==> flow/design.v <==
interface ccd_if #(parameter P_DATA_WIDTH = 8) ();
  logic PROD_CLK;
  logic CON_CLK;
  logic RST_n;
  logic [P_DATA_WIDTH-1:0] O_DATA ;
  logic [P_DATA_WIDTH-1:0] I_DATA ;
  logic O_WR_EN;
  logic O_RD_EN;
  logic I_FULL;
  logic I_EMPTY;
endinterface
module synchronizer (PTR_SYNC, CLK, RST_N, PTR);
parameter data_width = 10;
input bit CLK, RST_N;
input logic[data_width-1:0] PTR;
output logic [data_width-1:0] PTR_SYNC;
logic [data_width-1:0] REG_PTR1, REG_PTR2;
always_ff@(posedge CLK) begin
	if(!RST_N)
	  begin
		REG_PTR1 <= '0;
		REG_PTR2 <= '0;
	  end
	else
	  begin
		REG_PTR1 <= PTR;
		REG_PTR2 <= REG_PTR1;
	  end
end
assign PTR_SYNC = REG_PTR2;
endmodule
# == From RTL to reports: synchronizer ==
# Tool output for the design above, in the order of the flow.
# Lines are those of the file above, counted from 1.
# The mark n/a stands for no value.
# design
design,synchronizer
clock_port,CLK
library,sky130hd
pvt_corner,tt_025C_1v80

# == Word level ==
# Source: Yosys, flattened and elaborated, memories not mapped. Widths are those after wreduce; folded enables and synchronous resets count as part of the registers. Registers that Yosys merges into a memory's read port (data or address) are not register bits. Print and check cells do not count. Equal cells are merged and count once.
# op_classes
add_sub_neg,0
multipliers,0
div_mod_pow,0
n_cmp,0
n_eq,0
shift,0
muxes,0
logic,0
n_reduce_logical,0
# bits
reg_bits,20
latch_bits,0
mem_bits_rw,0
mem_bits_ro,0
clocked_rd_ports_x_width,0
n_memories,0
wordCells,2

# == Depth ==
# Depth = most cells in a row (Yosys ltp): at word level without a register or memory, in the mapped netlist without a sequential cell, where the memories' decode and read muxes count.
# logic_depth
word_depth,0
ABC_AREA,0
depth_mapped,2
depth_no_buf,1

# == Mapped cells and area ==
# Yosys stat after the flow's synthesis: flattened, memories mapped to cells. It holds for the ABC_AREA given above (unset counts as 0); a run with the other value may have another netlist.
# The area totals of this step are shown rounded.
# by_type
cell,count
sky130_fd_sc_hd__dfxtp_1,20
sky130_fd_sc_hd__and2_2,11
sky130_fd_sc_hd__and2_1,9
sky130_fd_sc_hd__buf_6,2
# synth_totals
stdcells,42
synth_area_um2,562
sequential_area_um2,400
ffs,20
n_buf,2

# == Path before layout ==
# Source: OpenSTA report_checks on the synthesized netlist (no wires, ideal clock, input and output delay 20% of the period each), path of least setup slack; recovery checks are left aside. Register names are those of the netlist, which keeps one name where synthesis merged equal registers.
# synth_timing
kind,flip-flop to flip-flop
start,reg REG_PTR1[3]
end,reg REG_PTR2[3]
clock_period_ns,0.538
setup_time_ns,0.116
launch_ns,0.000
t_arrival_ns,0.434
setup_slack_ns,-0.012
path_delay_ns,0.550
stages,2
path_buffers,0
period_less_setup_slack_ns,0.55
# "path_delay_ns" = arrival - input delay + setup time.
# "stages": output pins that drive a net of the path, with the launching flip-flop's if there is one; two outputs of one cell count as two.
# "period_less_setup_slack_ns" is the clock period less the worst setup slack; recovery checks do not enter. This is arithmetic on one report: input and output delays are still those of the set period (20% each).
# synth_between
cell_sequence,sky130_fd_sc_hd__dfxtp_1 > sky130_fd_sc_hd__and2_2
elab_chain_cells,0
cone_cells,0
cone_lines,0
# synth_rtl
item,line_no,rtl
"start, declared",17,"logic [data_width-1:0] REG_PTR1, REG_PTR2;"
"start, assigned",21,REG_PTR1 <= '0;
"start, assigned",26,REG_PTR1 <= PTR;
"end, assigned",22,REG_PTR2 <= '0;
"end, assigned",27,REG_PTR2 <= REG_PTR1;
"end, declared",17,

# == Timing after layout ==
# From the final timing report of job 1: the path of least setup slack in the routed layout; clock arrival at registers is part of the times.
# layout_timing
kind,flip-flop to output port
start,reg REG_PTR2[2]
end,out PTR_SYNC[2]
clock_period_ns,0.752
launch_ns,0.32
t_arrival_ns,0.80
setup_slack_ns,-0.20
stages,2
path_buffers,1
# layout_between
cell_sequence,sky130_fd_sc_hd__dfxtp_1 > sky130_fd_sc_hd__buf_2
elab_chain_cells,0
cone_cells,0
cone_lines,0
# layout_rtl
item,line_no,rtl
"start, declared",17,"logic [data_width-1:0] REG_PTR1, REG_PTR2;"
"start, assigned",22,REG_PTR2 <= '0;
"start, assigned",27,REG_PTR2 <= REG_PTR1;
"end, declared",16,output logic [data_width-1:0] PTR_SYNC;

# Top module synchronizer; platform sky130hd; tools Yosys and OpenROAD; 2 stored runs in no particular order. Input and output delays are each 20% of the period that was set; the output load is 0.01 pF.
# "critical_path_time_ns" means the part of the period allowed to the worst setup path (the constraints hold back 20% at inputs and 20% at outputs) less its slack; where the path has registers, the arrival times of their clocks count too.
# "totalPower_uw" is the tool's figure for a default switching activity; nothing was simulated.
# Measured values are rounded.
# A setting shown as . is not set for that run.
name,job 1,job 2
period_ns,0.752,0.603
CORE_UTILIZATION,54,30
SETUP_SLACK_MARGIN,0.18,.
PLACE_DENSITY_LB_ADDON,0.23,0.07
CORE_MARGIN,10,2
CAP_MARGIN,15,25
SLEW_MARGIN,15,20
CORE_ASPECT_RATIO,.,1.75
CELL_PAD_IN_SITES_GLOBAL_PLACEMENT,.,3
TNS_END_PERCENT,.,20
ABC_AREA,.,1
CTS_CLUSTER_SIZE,.,91
MIN_ROUTING_LAYER,.,met2
timing.hold.ws_ns,0.325,0.318
layout_stdcell_area_um2,807,793
synth_chip_area_um2,562,573
timing.setup.ws_ns,-0.198,-0.241
totalPower_uw,2080,2160
critical_path_time_ns,0.80,0.72
timing.worst_path_kind,flip-flop to output port,flip-flop to output port
final_util_pct,85.0,44.6
fin_tns_ns,-1.86,-2.36
design_die_area_um2,2730,2290
