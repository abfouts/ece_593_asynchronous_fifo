==> flow/design.v <==
interface ccd_if #(parameter P_DATA_WIDTH = 8) ();
  logic PROD_CLK;
  logic CON_CLK;
  logic RST_n;
  logic [P_DATA_WIDTH-1:0] O_DATA ;
  logic [P_DATA_WIDTH-1:0] I_DATA ;
  logic O_WR_EN;
  logic O_RD_EN;
  logic I_FULL;
  logic I_EMPTY;
endinterface
module W2_PTR_Handler(FULL, W_PTR, G_WPTR, W_CLK, WRST_n, W_EN, G_RPTR_SYNC);
parameter PTR_WIDTH = 10;
input logic W_CLK, WRST_n, W_EN;
input logic [PTR_WIDTH-1:0] G_RPTR_SYNC;
output logic [PTR_WIDTH-1:0] W_PTR;	 	
output logic [PTR_WIDTH-1:0] G_WPTR;  	
output logic FULL;
logic [PTR_WIDTH:0] B_WPTR_NXT;
logic [PTR_WIDTH:0] G_WPTR_NXT; 
logic wrap_around;
logic W_FULL;
logic R_FULL;
assign B_WPTR_NXT = W_PTR+(W_EN & !FULL);
assign G_WPTR_NXT = (B_WPTR_NXT >>1)^B_WPTR_NXT;
always@(posedge W_CLK or negedge WRST_n) begin
  if(!WRST_n) begin
    W_PTR <= 0; 
    G_WPTR <= 0;
  end
  else begin
    W_PTR <= B_WPTR_NXT; 
    G_WPTR <= G_WPTR_NXT; 
  end
end
always@(posedge W_CLK or negedge WRST_n)
 begin
  if(!WRST_n) FULL <= 0;
  else        FULL <= W_FULL;
end
assign W_FULL = (G_WPTR_NXT == {~G_RPTR_SYNC[PTR_WIDTH-1:PTR_WIDTH-2], G_RPTR_SYNC[PTR_WIDTH-3:0]});
endmodule
## From RTL to reports: W2_PTR_Handler

Tool output for the design above, in the order of the flow.
Lines are those of the file above, counted from 1.
Operators: Yosys type, input widths -> output width; for muxes data width and select width s.
Library cell names are shortened.
The mark - stands for no value.

| design | value |
|---|---|
| top module | W2_PTR_Handler |
| clock port | W_CLK |
| standard-cell library | sky130hd |
| corner | tt_025C_1v80 |

## After elaboration

Counts by Yosys on the flattened word-level netlist (proc, flatten, opt, wreduce; memories kept). Register bits leave out memories and registers merged into their read ports (data or address); mux counts leave out enables and synchronous resets folded into registers. Print and check cells are left out. Cells with the same type and inputs are merged into one.

| cells by class | value |
|---|---|
| add/subtract/negate cells | 1 |
| equal/unequal tests | 1 |
| bitwise logic cells | 3 |
| reductions and logical operators | 1 |

Operator list:

| operator | number |
|---|---|
| $add 10x1->11 | 1 |
| $xor 10x11->11 | 1 |
| $eq 11x10->1 | 1 |
| $not 2->2 | 1 |
| $and 1x1->1 | 1 |
| $logic_not 1->1 | 1 |

| storage and ports | value |
|---|---|
| flip-flop bits (word level) | 21 |
| input port bits | 13 |

## Logic depth

Longest topological path by Yosys (ltp), each cell counted once; first at word level (registers and memories cut), then after technology mapping (sequential cells cut; the memories' decode and read muxes count).

| depth | value |
|---|---|
| word-level depth | 5 |
| ABC_AREA | 0 |
| depth in mapped cells | 10 |
| depth with buffers taken out | 9 |

## Synthesis result

Source: synth_stat.txt of the flow (Yosys; design flattened, memories mapped). It holds for the ABC_AREA given above (unset counts as 0); a run with the other value may have another netlist.
Totals and module areas in this step are rounded.

| mapped netlist | value |
|---|---|
| standard cells after synthesis | 131 |
| chip area (Yosys) | 1300 µm² |
| sequential part of the area | 530 µm² |
| mapped flip-flops | 21 |
| buffer cells | 7 |

Cell types:

| cell type | number |
|---|---|
| dfrtp_1 | 21 |
| xnor2_1 | 17 |
| xor2_1 | 8 |
| nand2_1 | 12 |
| a21oi_1 | 7 |
| ha_1 | 2 |
| nand3_1 | 5 |
| o21ai_0 | 5 |
| buf_6 | 2 |
| xnor3_1 | 1 |
| inv_1 | 5 |
| nand4_1 | 3 |
| nor2_1 | 5 |
| o22ai_1 | 3 |
| xnor2_2 | 1 |
| a21boi_0 | 2 |
| buf_2 | 3 |
| buf_4 | 2 |

Not listed: further types 25, cells in them 27.

## Worst setup path after synthesis

OpenSTA on the mapped netlist: ideal clock, no wires. The path of least setup slack (recovery checks aside). Input and output delay are each 20% of the period. Register names are those of the netlist, which keeps one name where synthesis merged equal registers.

| path post-synthesis | value |
|---|---|
| path kind | input -> register |
| start | input W_EN |
| end | register FULL |
| period | 3.35 ns |
| input delay | 0.670 ns |
| time at the first pin | 0.670 ns |
| arrival | 2.454 ns |
| data required time | 3.283 ns |
| path slack | 0.830 ns |
| path delay | 1.851 ns |
| stages | 10 |
| synthesis period reached | 2.52 ns |

"path delay" = arrival - input delay + setup time.
"stages": output pins that drive a net of the path, with the launching flip-flop's if there is one; two outputs of one cell count as two.
"synthesis period reached" is the clock period less the worst setup slack; recovery checks do not enter. This is arithmetic on one report: input and output delays are still those of the set period (20% each).
The rows between start and end are the longest chain of elaborated cells between them; the timing report does not say that the signal goes this way. Where chains are equally long, one stands for them.
Each line given opens the expression or statement behind the cell; cells for indexed reads and writes are added by Yosys, which also makes memories of some case tables.

| between the ends, post-synthesis | value |
|---|---|
| path through | nor2b_1 > ha_1 > ha_1 > buf_2 > xnor2_1 > xor2_1 > mux2i_1 > nand4_1 > nor4_2 > o2111a_1 |
| length of the longest elaborated chain | 4 |
| elaborated cells on any way between the ends | 4 |
| those cells by class | add/sub: 1; eq/ne: 1; logic: 2 |

Ends and longest elaborated chain, post-synthesis:

| item | RTL line | source |
|---|---|---|
| start, declared | 14 | `input logic W_CLK, WRST_n, W_EN;` |
| $and 1x1->1 | 24 | `assign B_WPTR_NXT = W_PTR+(W_EN & !FULL);` |
| $add 10x1->11 | 24 |  |
| $xor 10x11->11 | 25 | `assign G_WPTR_NXT = (B_WPTR_NXT >>1)^B_WPTR_NXT;` |
| $eq 11x10->1 | 41 | `assign W_FULL = (G_WPTR_NXT == {~G_RPTR_SYNC[PTR_WIDTH-1:PTR_WIDTH-2], G_RPTR_SYNC[PTR_WIDTH-3:0]});` |
| end, assigned | 38 | `if(!WRST_n) FULL <= 0;` |
| end, assigned | 39 | `else        FULL <= W_FULL;` |
| end, declared | 18 | `output logic FULL;` |

## Timing after layout

Path of least setup slack in the final report of record 2 (OpenROAD, finished layout, wires in). Where an end is a register, its clock arrival counts in the times.

| path after layout | value |
|---|---|
| path kind | input -> register |
| start | input W_EN |
| end | register FULL |
| period | 3.06 ns |
| input delay | 0.61 ns |
| time at the first pin | 0.61 ns |
| arrival | 2.93 ns |
| data required time | 3.26 ns |
| path slack | 0.33 ns |
| stages | 11 |

The rows between start and end are the longest chain of elaborated cells between them; the timing report does not say that the signal goes this way. Where chains are equally long, one stands for them.

| between the ends, after layout | value |
|---|---|
| path through | clkdlybuf4s50_1 > nor2b_1 > ha_1 > ha_1 > buf_4 > nand3_1 > o21ai_0 > o21ai_0 > o32a_1 > nor4_2 > o2111a_1 |
| length of the longest elaborated chain | 4 |
| elaborated cells on any way between the ends | 4 |
| those cells by class | add/sub: 1; eq/ne: 1; logic: 2 |

Ends and longest elaborated chain, after layout:

| item | RTL line | source |
|---|---|---|
| start, declared | 14 | `input logic W_CLK, WRST_n, W_EN;` |
| $and 1x1->1 | 24 | `assign B_WPTR_NXT = W_PTR+(W_EN & !FULL);` |
| $add 10x1->11 | 24 |  |
| $xor 10x11->11 | 25 | `assign G_WPTR_NXT = (B_WPTR_NXT >>1)^B_WPTR_NXT;` |
| $eq 11x10->1 | 41 | `assign W_FULL = (G_WPTR_NXT == {~G_RPTR_SYNC[PTR_WIDTH-1:PTR_WIDTH-2], G_RPTR_SYNC[PTR_WIDTH-3:0]});` |
| end, assigned | 38 | `if(!WRST_n) FULL <= 0;` |
| end, assigned | 39 | `else        FULL <= W_FULL;` |
| end, declared | 18 | `output logic FULL;` |

Stored flow runs of W2_PTR_Handler (2 of them; Yosys, OpenROAD, sky130hd). They differ in their settings and are not a sequence. Constraints: input delay and output delay 20% of the set period each, output load 0.01 pF.
"achieved clock period" means the clock period less the worst setup slack. The figure is calculated, with input and output delays left at 20% of the set period.
"allowed time less slack (worst setup path)": the worst setup path's part of the clock period (all of it between registers, 20% less for each end at a port) less its slack. A launch clock that arrives late makes it longer, a capture clock that arrives late makes it shorter.
"overall power" is the tool's figure for a default switching activity; nothing was simulated.
Measured values are rounded.
Among the settings, -- means not set for that run.
Among the results, -- means that no value is shown for the run.

| name | record 1 | record 2 |
|---|---|---|
| period_ns | 1.79 | 3.06 |
| CORE_UTILIZATION | 64 | 22 |
| SETUP_SLACK_MARGIN | 0.14 | -- |
| PLACE_DENSITY | 0.4 | -- |
| CORE_MARGIN | 10 | 2 |
| CELL_PAD_IN_SITES_GLOBAL_PLACEMENT | 3 | -- |
| CELL_PAD_IN_SITES_DETAIL_PLACEMENT | 1 | -- |
| GPL_TIMING_DRIVEN | 1 | -- |
| CAP_MARGIN | 20 | 20 |
| SLEW_MARGIN | 20 | 25 |
| HOLD_SLACK_MARGIN | -- | 0.26 |
| CORE_ASPECT_RATIO | -- | 0.76 |
| TNS_END_PERCENT | -- | 10 |
| ABC_AREA | -- | 0 |
| CTS_CLUSTER_DIAMETER | -- | 211 |
| MAX_ROUTING_LAYER | -- | met4 |
| chip area in the Yosys report (µm²) | -- | 1300 |
| utilization after layout (%) | -- | 31 |
| die area (µm²) | -- | 6600 |
| achieved clock period (ns) | -- | 2.727 |
| overall power (uW) | -- | 1500 |
| allowed time less slack (worst setup path) (ns) | -- | 2.11 |
| kind of the worst setup path | -- | input -> register |
| total negative slack (ns) | -- | 0.000 |
| post-route worst hold slack (ns) | -- | 0.59 |
| area of the standard cells in the finished layout (µm²) | -- | 1800 |
| smallest setup slack (ns) | -- | 0.33 |

Record 1: incomplete, placement halted on GPL-0301
